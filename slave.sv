==> flow/design.v <==
module slave
(
  input wire PWRITE,  
  input wire PCLK,   
  input wire PSEL,   
  input wire [31:0] PRWADDR,  
  input wire [31:0] PRWDATA,   
  output reg [31:0] PRWDATA1=0,  
  input wire PENABLE,    
  output reg PREADY = 0   
);
reg [31:0]count;
reg [31:0]min=32'd0;
always @(posedge PCLK)
begin
if(PRWADDR==32'b0000_0000_0000_0000_0000_0000_0000_0100) begin
        count <= PRWDATA;
        if (count > min) begin
            count <=count - 1;
                PRWDATA1<=count;
        end else if (count == min) begin
            count <= PRWDATA;
                PRWDATA1<=count;
            end
    end
end
always @(posedge PCLK) begin
  if(PSEL == 1'b1 && PENABLE == 1'b0 && PWRITE == 1'b0) begin 
    PREADY = 0; 
  end
  else if(PSEL == 1'b1 && PENABLE == 1'b1 && PWRITE == 1'b0) begin 
    PREADY = 1;
  end
  else if(PSEL == 1'b1 && PENABLE == 1'b0 && PWRITE == 1'b1) begin 
    PREADY = 0; 
  end
  else if(PSEL == 1'b1 && PENABLE == 1'b1 && PWRITE == 1'b1) begin 
    PREADY = 1;
  end
  else begin
    PREADY = 0;
  end
end
endmodule
-- Reports on slave
Tool output for the design above, in the order of the flow.
Lines are those of the file above, counted from 1.
Operators carry their Yosys type and port widths (W data, S select, Z words).
Cell names lack the library's common part.
Not given: -
- top: slave
- clock port: PCLK
- standard-cell library: sky130hd
- library corner: tt_025C_1v80

-- After elaboration
Yosys after proc, flatten, opt, wreduce and memory -nomap, before mapping. Memory bits, and registers merged into a memory's read port (data or address), are not among the register bits. Print and check cells are not counted. Equal cells are merged and count once.
- noted bits in registers: 65
- noted bits of input ports: 68
- elaborated cells at 23
- add/subtract/negate cells at 1
- magnitude comparators at 1
- noted eq/ne operators: 1
- muxes and demuxes at 6
- noted bitwise logic cells: 2
- reductions and logical operators: 9
- operator list (cell ; count):
    $mux W32 ; 3
    $sub A32 B1 Y32 const B ; 1
    $gt A32 B1 Y1 const B ; 1
    $eq A32 B3 Y1 const B ; 1
    $logic_not A32 Y1 ; 1
    $logic_and A1 B1 Y1 ; 6
    $mux W1 ; 3
    $not A1 Y1 ; 2
    $reduce_and A2 Y1 ; 1
    $reduce_bool A2 Y1 ; 1

-- Logic depth
Yosys ltp: most cells in a row. Word level: on the elaborated netlist, between registers, memories and ports. Mapped: between sequential cells and ports; inverters and the memories' decode and read muxes count.
- noted word-level depth: 5
- ABC_AREA: 0
- noted mapped depth: 9
- noted depth with buffers taken out: 7

-- After synthesis
The flow's flattened synthesis, as Yosys stat reports it; memories are mapped. The netlist is that of the ABC_AREA named above (0 if unset); the other value can give another one.
The area totals of this step are shown rounded.
- cells by type (type ; count ; total area (um^2)):
    edfxtp_1 ; 64 ; 1.92E+03
    nor2_1 ; 36 ; 135.13
    xor2_1 ; 13 ; 113.859
    nor3_1 ; 15 ; 75.072
    nand2_1 ; 19 ; 71.318
    xnor2_1 ; 8 ; 70.067
    o21ai_0 ; 13 ; 65.062
    nor4_1 ; 10 ; 62.56
    nand4_1 ; 8 ; 50.048
    nor4_4 ; 2 ; 42.541
    nand4b_4 ; 1 ; 23.773
    mux2_2 ; 2 ; 22.522
    o31ai_1 ; 3 ; 22.522
    a21oi_1 ; 4 ; 20.019
    buf_2 ; 4 ; 20.019
    dfxtp_1 ; 1 ; 20.019
    mux2i_1 ; 2 ; 20.019
    nand3_1 ; 4 ; 20.019
Other cell types: 23; their cells: 31.
- mapped cells: 240
- synthesis area: 3010 um^2
- sequential part of the area at 1942 um^2
- flip-flops at 65
- buffer cells: 7

-- Path before layout
Path of least setup slack by OpenSTA after synthesis, without wires, with an ideal clock, recovery checks aside; 20% of the period is set as input and as output delay. Where synthesis merged equal registers, the netlist keeps one of their names.
- kind: input port to flip-flop
- start: input PRWADDR[1]
- end: register PRWDATA1[0]
- clock period: 4.43 ns
- noted input delay: 0.886 ns
- setup time: 0.486 ns
- arrival time at 3.965 ns
- required time: 3.944 ns
- setup slack: -0.021 ns
- noted delay of the path: 3.565 ns
- driving pins on the path at 3
- synthesis period reached at 4.451 ns
"delay of the path" = arrival - input delay + setup time.
"driving pins on the path" counts driving pins, that of a launching flip-flop among them; a cell with two outputs on the path counts twice.
"synthesis period reached" is the clock period less the worst setup slack; recovery checks do not enter. This is arithmetic on one report: input and output delays are still those of the set period (20% each).
Between the ends stands the longest chain of elaborated cells between them, by number of cells; it is not shown to be the way that was timed. Of several equally long chains one is given.
Each line given opens the expression or statement behind the cell; cells for indexed reads and writes are added by Yosys, which also makes memories of some case tables.
- cells stage by stage: nor4b_1 > nand4_1 > nor2_1
- noted length of the longest elaborated chain: 2
- RTL lines, path after synthesis (element ; RTL line ; text):
    from (decl) ; 6 ; input wire [31:0] PRWADDR,
    $eq A32 B3 Y1 ; 16 ; if(PRWADDR==32'b0000_0000_0000_0000_0000_0000_0000_0100) begin
    $reduce_and A2 Y1 ; - ;
    to (assign) ; 20 ; PRWDATA1<=count;
    to (assign) ; 23 ; PRWDATA1<=count;
    to (decl) ; 8 ; output reg [31:0] PRWDATA1=0,

-- Path in the finished layout
From the final timing report of run 1: the path of least setup slack in the routed layout; clock arrival at registers is part of the times.
- kind: flip-flop to flip-flop
- start: register count[0]
- end: register count[29]
- clock period: 4.3 ns
- setup time: 0.27 ns
- arrival time at 3.04 ns
- required time: 4.35 ns
- setup slack: 1.31 ns
- driving pins on the path at 8
Between the ends stands the longest chain of elaborated cells between them, by number of cells; it is not shown to be the way that was timed. Of several equally long chains one is given.
At most two assigning lines are given for a register; there are more.
- cells stage by stage: edfxtp_1 > inv_1 > ha_1 > nor4b_2 > nand4b_4 > nor3_1 > clkbuf_1 > o21ai_0
- noted length of the longest elaborated chain: 2
- RTL lines, path after layout (element ; RTL line ; text):
    from (decl) ; 12 ; reg [31:0]count;
    from (assign) ; 17 ; count <= PRWDATA;
    from (assign) ; 19 ; count <=count - 1;
    $sub A32 B1 Y32 ; 19 ;
    $mux W32 ; 18 ; if (count > min) begin
    to (assign) ; 17 ;
    to (assign) ; 19 ;
    to (decl) ; 12 ;

Measured data: module slave, platform sky130hd, 2 stored runs of the flow under differing settings, order arbitrary. Input and output delays are each 20% of the period that was set; the output load is 0.01 pF.
"worst path time" = time allowed to the worst setup path (clock period - input delay - output delay, where it has them) - its slack; a late launch clock adds to it, a late capture clock takes from it.
The measured numbers are rounded.

Run 1
Settings were period_ns = 4.3; CORE_UTILIZATION = 20; PLACE_DENSITY_LB_ADDON = 0.13; CORE_ASPECT_RATIO = 1.12; CORE_MARGIN = 8; TNS_END_PERCENT = 60; GPL_TIMING_DRIVEN = 0; CTS_CLUSTER_DIAMETER = 234; CAP_MARGIN = 20; SLEW_MARGIN = 20
- mapped cell area after synthesis at 3,010 um^2
- area inside the die boundary: 19,240 um^2
- utilization after layout: 31.4 %
- noted the worst setup slack after layout: 1.305 ns
- worst hold slack: 0.508 ns
- worst path time: 2.99 ns
- worst path kind: flip-flop to flip-flop

Run 2
Settings were period_ns = 3.34; CORE_UTILIZATION = 50; SETUP_SLACK_MARGIN = -0.03; PLACE_DENSITY_LB_ADDON = 0.16; ABC_AREA = 1; CTS_CLUSTER_SIZE = 33; CTS_CLUSTER_DIAMETER = 113; SLEW_MARGIN = 35; MAX_ROUTING_LAYER = met4; CAP_MARGIN = 20; CORE_MARGIN = 2
- mapped cell area after synthesis at 3,401 um^2
- area inside the die boundary: 7,477 um^2
- utilization after layout: 69.7 %
- noted the worst setup slack after layout: 1.263 ns
- worst hold slack: 0.494 ns
- worst path time: 1.41 ns
- worst path kind: input port to flip-flop
